==> flow/design.v <==
module iir_filter
#(
    parameter                                                                NB_DATA_IN       =  8 ,
    parameter                                                                NB_DATA_OUT      = 11 ,
    parameter                                                                N_INPUT_SAMPLES  =  3 ,
    parameter                                                                N_OUTPUT_SAMPLES =  2 ,
    parameter                                                                ADD_OUTPUT_PIPE  =  0
)
(
    output logic signed [ NB_DATA_OUT                              - 1 : 0 ] o_data                ,
    input  logic signed [ NB_DATA_IN                               - 1 : 0 ] i_data                ,
    input  logic                                                             i_reset               ,
    input  logic                                                             i_clock
) ;
    logic  signed       [ N_INPUT_SAMPLES  - 1 : 0 ] [ NB_DATA_IN  - 1 : 0 ] x_samples             ;
    logic  signed       [ N_INPUT_SAMPLES  - 1 : 0 ] [ NB_DATA_OUT - 1 : 0 ] partial_sums_x        ;
    logic  signed       [ N_OUTPUT_SAMPLES - 1 : 0 ] [ NB_DATA_OUT - 1 : 0 ] y_samples             ;
    logic  signed       [ N_OUTPUT_SAMPLES - 1 : 0 ] [ NB_DATA_OUT - 1 : 0 ] partial_sums_y        ;
    logic  signed       [ N_OUTPUT_SAMPLES - 1 : 0 ] [ NB_DATA_OUT - 1 : 0 ] y_samples_divided     ;
    logic  signed       [ NB_DATA_OUT                              - 1 : 0 ] ed_result             ;
    logic  signed       [ NB_DATA_OUT                              - 1 : 0 ] pipe_result           ;
    generate
        for (genvar g_sample = 0 ; g_sample < N_OUTPUT_SAMPLES ; g_sample++)
        begin : gen_assigns_divisions
            assign y_samples_divided[g_sample] = y_samples[g_sample] >>> 1;
        end
    endgenerate
    assign partial_sums_x[0] = i_data - x_samples[0];
    generate
        for (genvar g_sum_xi = 1 ; g_sum_xi < N_INPUT_SAMPLES ; g_sum_xi++)
        begin : gen_xi_partial_sums
            assign partial_sums_x[g_sum_xi] = partial_sums_x[g_sum_xi-1] + x_samples[g_sum_xi];
        end
    endgenerate
    assign partial_sums_y[0] = y_samples_divided[0];
    generate
        for (genvar g_sum_yi = 1 ; g_sum_yi < N_OUTPUT_SAMPLES ; g_sum_yi++)
        begin : gen_yi_partial_sums
            assign partial_sums_y[g_sum_yi] = partial_sums_y[g_sum_yi-1] + y_samples_divided[g_sum_yi];
        end
    endgenerate
    assign ed_result = partial_sums_x[N_INPUT_SAMPLES-1] + partial_sums_y[N_OUTPUT_SAMPLES-1];
    always_ff @(posedge i_clock)
    begin : proc_filtering
        if (i_reset) begin
            x_samples <= '0;
            y_samples <= '0;
        end else begin
            x_samples <= {x_samples        [N_INPUT_SAMPLES -2:0], i_data   };
            y_samples <= {y_samples_divided[N_OUTPUT_SAMPLES-2:0], ed_result};
        end
    end
    if (ADD_OUTPUT_PIPE)
    begin : gen_pipe_out
        always_ff @(i_clock)
        begin : proc_pipe_out
            pipe_result <= ed_result;
        end
    end else
    begin : gen_direct_out
        assign pipe_result = ed_result;
    end
    assign o_data = pipe_result;
endmodule
Step by step through the tools: iir_filter
What the tools print for iir_filter, step after step.
Line numbers count from 1 in the design file above.
Operators: Yosys type, input widths -> output width; for muxes data width and select width s.
Library cell names are shortened.
A cell with -- has no value.
Set-up
  top: iir_filter
  clock port: i_clock
  cell library: sky130hd
  corner: tt_025C_1v80

Word-level counts
Source: Yosys, flattened and elaborated, memories not mapped. Widths are those after wreduce; folded enables and synchronous resets count as part of the registers. Registers that Yosys merges into a memory's read port (data or address) are not register bits. Print and check cells do not count. Equal cells are merged and count once.
Bit counts
  input port bits: 10
  flip-flop bits (word level): 45
  cells after elaboration: 7
Operators by class
  add/subtract/negate cells: 5
Operators with widths (number)
  $add 11x8->11: 2
  $add 10x9->11: 1
  $add 11x11->11: 1
  $sub 8x8->9: 1

Longest topological paths
Depth = most cells in a row (Yosys ltp): at word level without a register or memory, in the mapped netlist without a sequential cell, where the memories' decode and read muxes count.
Depth
  depth in word-level cells: 4
  ABC_AREA: 0
  depth in mapped cells: 20
  depth with buffers taken out: 20

Synthesis result
The flow's flattened synthesis, as Yosys stat reports it; memories are mapped. The netlist is that of the ABC_AREA named above (0 if unset); the other value can give another one.
The area totals of this step are shown rounded.
Cell types
  dfxtp_1: number 43, area in all 860.826 sq um
  fa_1: number 25, area in all 500.48 sq um
  inv_1: number 82, area in all 307.795 sq um
  ha_1: number 24, area in all 300.288 sq um
  nor2b_1: number 26, area in all 162.656 sq um
  nor2_1: number 24, area in all 90.086 sq um
  xnor2_1: number 9, area in all 78.826 sq um
  xor2_1: number 6, area in all 52.55 sq um
  a21oi_1: number 9, area in all 45.043 sq um
  nand2b_1: number 4, area in all 25.024 sq um
  o21ai_0: number 5, area in all 25.024 sq um
  o31ai_2: number 2, area in all 25.024 sq um
  a21o_1: number 3, area in all 22.522 sq um
  mux2_1: number 2, area in all 22.522 sq um
  clkbuf_1: number 5, area in all 18.768 sq um
  a2111oi_0: number 2, area in all 17.517 sq um
  o2111ai_1: number 2, area in all 17.517 sq um
  a211oi_1: number 2, area in all 15.014 sq um
Not listed: further types 11, cells in them 18.
Synthesis totals
  mapped cells: 293
  cell area after synthesis: 2693 sq um
  sequential part of the area: 860.8 sq um
  mapped flip-flops: 43

Path before layout
Path of least setup slack by OpenSTA after synthesis, without wires, with an ideal clock, recovery checks aside; 20% of the period is set as input and as output delay. Where synthesis merged equal registers, the netlist keeps one of their names.
Path post-synthesis
  path type: in2out
  start: in i_data[0]
  end: out o_data[8]
  external output delay: 1.724 ns
  external input delay: 1.724 ns
  slack: 1.264 ns
  clock period: 8.62 ns
  required time: 6.896 ns
  path buffers: 0
  delay of the path: 3.908 ns
  data arrival time: 5.632 ns
  stages: 19
  period reached after synthesis: 7.356 ns
"delay of the path" is the arrival time less input delay plus setup time.
A path that ends at an output port has no setup time.
"stages": output pins that drive a net of the path, with the launching flip-flop's if there is one; two outputs of one cell count as two.
"period reached after synthesis" = period - worst setup slack (recovery checks aside). The figure is calculated, with input and output delays left at 20% of the set period.
Between the ends stands the longest chain of elaborated cells between them, by number of cells; it is not shown to be the way that was timed. Of several equally long chains one is given.
A line is the first line of the expression or statement that the cell stems from. Yosys adds cells for indexed reads and writes and turns some case tables into memories.
On the way, post-synthesis
  cells stage by stage: inv_1 > ha_1 > fa_1 > nor2b_1 > o21ai_1 > a21oi_1 > a211oi_1 > xor2_1 > fa_1 > inv_1 > fa_1 > inv_1 > fa_1 > inv_1 > ha_1 > o21a_1 > nor2_1 > or3_1 > xnor2_1
  length of the longest elaborated chain: 4
  elaborated cells on any way between the ends: 4
  source lines of those cells: 3
  classes of those cells: add/sub (4)
Ends and longest elaborated chain, post-synthesis
  from (decl): RTL line 11  | input  logic signed [ NB_DATA_IN                               - 1 : 0 ] i_data                ,
  $sub 8x8->9: RTL line 28  | assign partial_sums_x[0] = i_data - x_samples[0];
  $add 11x8->11 x2: RTL line 32  | assign partial_sums_x[g_sum_xi] = partial_sums_x[g_sum_xi-1] + x_samples[g_sum_xi];
  $add 11x11->11: RTL line 42  | assign ed_result = partial_sums_x[N_INPUT_SAMPLES-1] + partial_sums_y[N_OUTPUT_SAMPLES-1];
  to (decl): RTL line 10  | output logic signed [ NB_DATA_OUT                              - 1 : 0 ] o_data                ,

Path in the finished layout
Path of least setup slack in the final report of run 1 (OpenROAD, finished layout, wires in). Where an end is a register, its clock arrival counts in the times.
Path after layout
  path type: in2out
  start: in i_data[3]
  end: out o_data[8]
  external input delay: 1.00 ns
  clock period: 5.02 ns
  required time: 4.02 ns
  path buffers: 2
  external output delay: 1.00 ns
  slack: -0.93 ns
  data arrival time: 4.94 ns
  stages: 19
Between the ends stands the longest chain of elaborated cells between them, by number of cells; it is not shown to be the way that was timed. Of several equally long chains one is given.
On the way, after layout
  cells stage by stage: clkdlybuf4s15_2 > ha_4 > and2_1 > o21ai_2 > nand3_1 > o311a_4 > xnor2_2 > fa_1 > inv_2 > fa_1 > inv_1 > fa_1 > inv_2 > ha_4 > a2111oi_4 > o21a_1 > or3_4 > xnor2_4 > buf_2
  length of the longest elaborated chain: 4
  elaborated cells on any way between the ends: 4
  source lines of those cells: 3
  classes of those cells: add/sub (4)
Ends and longest elaborated chain, after layout
  from (decl): RTL line 11  | input  logic signed [ NB_DATA_IN                               - 1 : 0 ] i_data                ,
  $sub 8x8->9: RTL line 28  | assign partial_sums_x[0] = i_data - x_samples[0];
  $add 11x8->11 x2: RTL line 32  | assign partial_sums_x[g_sum_xi] = partial_sums_x[g_sum_xi-1] + x_samples[g_sum_xi];
  $add 11x11->11: RTL line 42  | assign ed_result = partial_sums_x[N_INPUT_SAMPLES-1] + partial_sums_y[N_OUTPUT_SAMPLES-1];
  to (decl): RTL line 10  | output logic signed [ NB_DATA_OUT                              - 1 : 0 ] o_data                ,

Subject: flow runs of iir_filter

Hi,

iir_filter through Yosys and OpenROAD on sky130hd: 2 stored runs, unordered, with their settings and measured results. The constraints put input and output delay at 20% of the set period each and load the outputs with 0.01 pF.
"achieved clock period" means the clock period less the worst setup slack. The figure is calculated, with input and output delays left at 20% of the set period.
"worst setup path time" means the part of the period allowed to the worst setup path (the constraints hold back 20% at inputs and 20% at outputs) less its slack; where the path has registers, the arrival times of their clocks count too.
"power" rests on the timing tool's default activity at the inputs, not on a simulated workload.
The measured numbers are rounded.

Run 1
==> flow/run.sh <==
#!/bin/bash
# the make line also repeats the synthesis and layout settings of config.mk as NAME=value (left out here)
make -C /OpenROAD-flow-scripts/flow DESIGN_CONFIG=/design/flow/config.mk WORK_HOME=/design/flow/orfs CLKGATE_MAP_FILE= finish
==> flow/config.mk <==
export PLATFORM = sky130hd
export DESIGN_NAME = iir_filter
export DESIGN_NICKNAME = iir_filter
export VERILOG_FILES = /design/flow/design.v
export SDC_FILE = /design/flow/constraint.sdc
export NUM_CORES = 4
export LEC_CHECK = 0
export CAP_MARGIN = 25
export CORE_MARGIN = 7
export CORE_UTILIZATION = 33
export MIN_ROUTING_LAYER = met1
export PLACE_DENSITY = 0.37
export SLEW_MARGIN = 20
export TNS_END_PERCENT = 75
==> flow/constraint.sdc <==
create_clock -name core_clock -period 5.02 [get_ports {i_clock}]
set_input_delay 1.0040 -clock core_clock [delete_from_list [all_inputs] [get_ports {i_clock}]]
set_output_delay 1.0040 -clock core_clock [all_outputs]
set_load 0.01 [all_outputs]

==> results of run 1 <==
chip area after synthesis (Yosys): 2693 sq um
die area: 10880 sq um
standard-cell area of the final layout: 3739 sq um
utilization: 47.9%
worst setup slack after layout: -0.927 ns
total negative slack: -5.459 ns
worst hold slack: 0.449 ns
power: 2.780 mW
achieved clock period: 5.947 ns
worst setup path time: 3.94 ns
worst setup path kind: in2out

Run 2
==> flow/run.sh <==
#!/bin/bash
# the make line also repeats the synthesis and layout settings of config.mk as NAME=value (left out here)
make -C /OpenROAD-flow-scripts/flow DESIGN_CONFIG=/design/flow/config.mk WORK_HOME=/design/flow/orfs CLKGATE_MAP_FILE= finish
==> flow/config.mk <==
export PLATFORM = sky130hd
export DESIGN_NAME = iir_filter
export DESIGN_NICKNAME = iir_filter
export VERILOG_FILES = /design/flow/design.v
export SDC_FILE = /design/flow/constraint.sdc
export NUM_CORES = 4
export LEC_CHECK = 0
export ABC_AREA = 0
export CAP_MARGIN = 20
export CORE_MARGIN = 2
export CORE_UTILIZATION = 15
export CTS_CLUSTER_SIZE = 22
export MIN_ROUTING_LAYER = met1
export PLACE_DENSITY_LB_ADDON = 0.3
export SETUP_SLACK_MARGIN = 1.94
export SLEW_MARGIN = 10
==> flow/constraint.sdc <==
create_clock -name core_clock -period 9.95 [get_ports {i_clock}]
set_input_delay 1.9900 -clock core_clock [delete_from_list [all_inputs] [get_ports {i_clock}]]
set_output_delay 1.9900 -clock core_clock [all_outputs]
set_load 0.01 [all_outputs]

==> results of run 2 <==
chip area after synthesis (Yosys): 2693 sq um
die area: 19040 sq um
standard-cell area of the final layout: 3760 sq um
utilization: 21.6%
worst setup slack after layout: 1.942 ns
total negative slack: 0.000 ns
worst hold slack: 0.439 ns
power: 1.408 mW
achieved clock period: 8.008 ns
worst setup path time: 4.03 ns
worst setup path kind: in2out

Regards
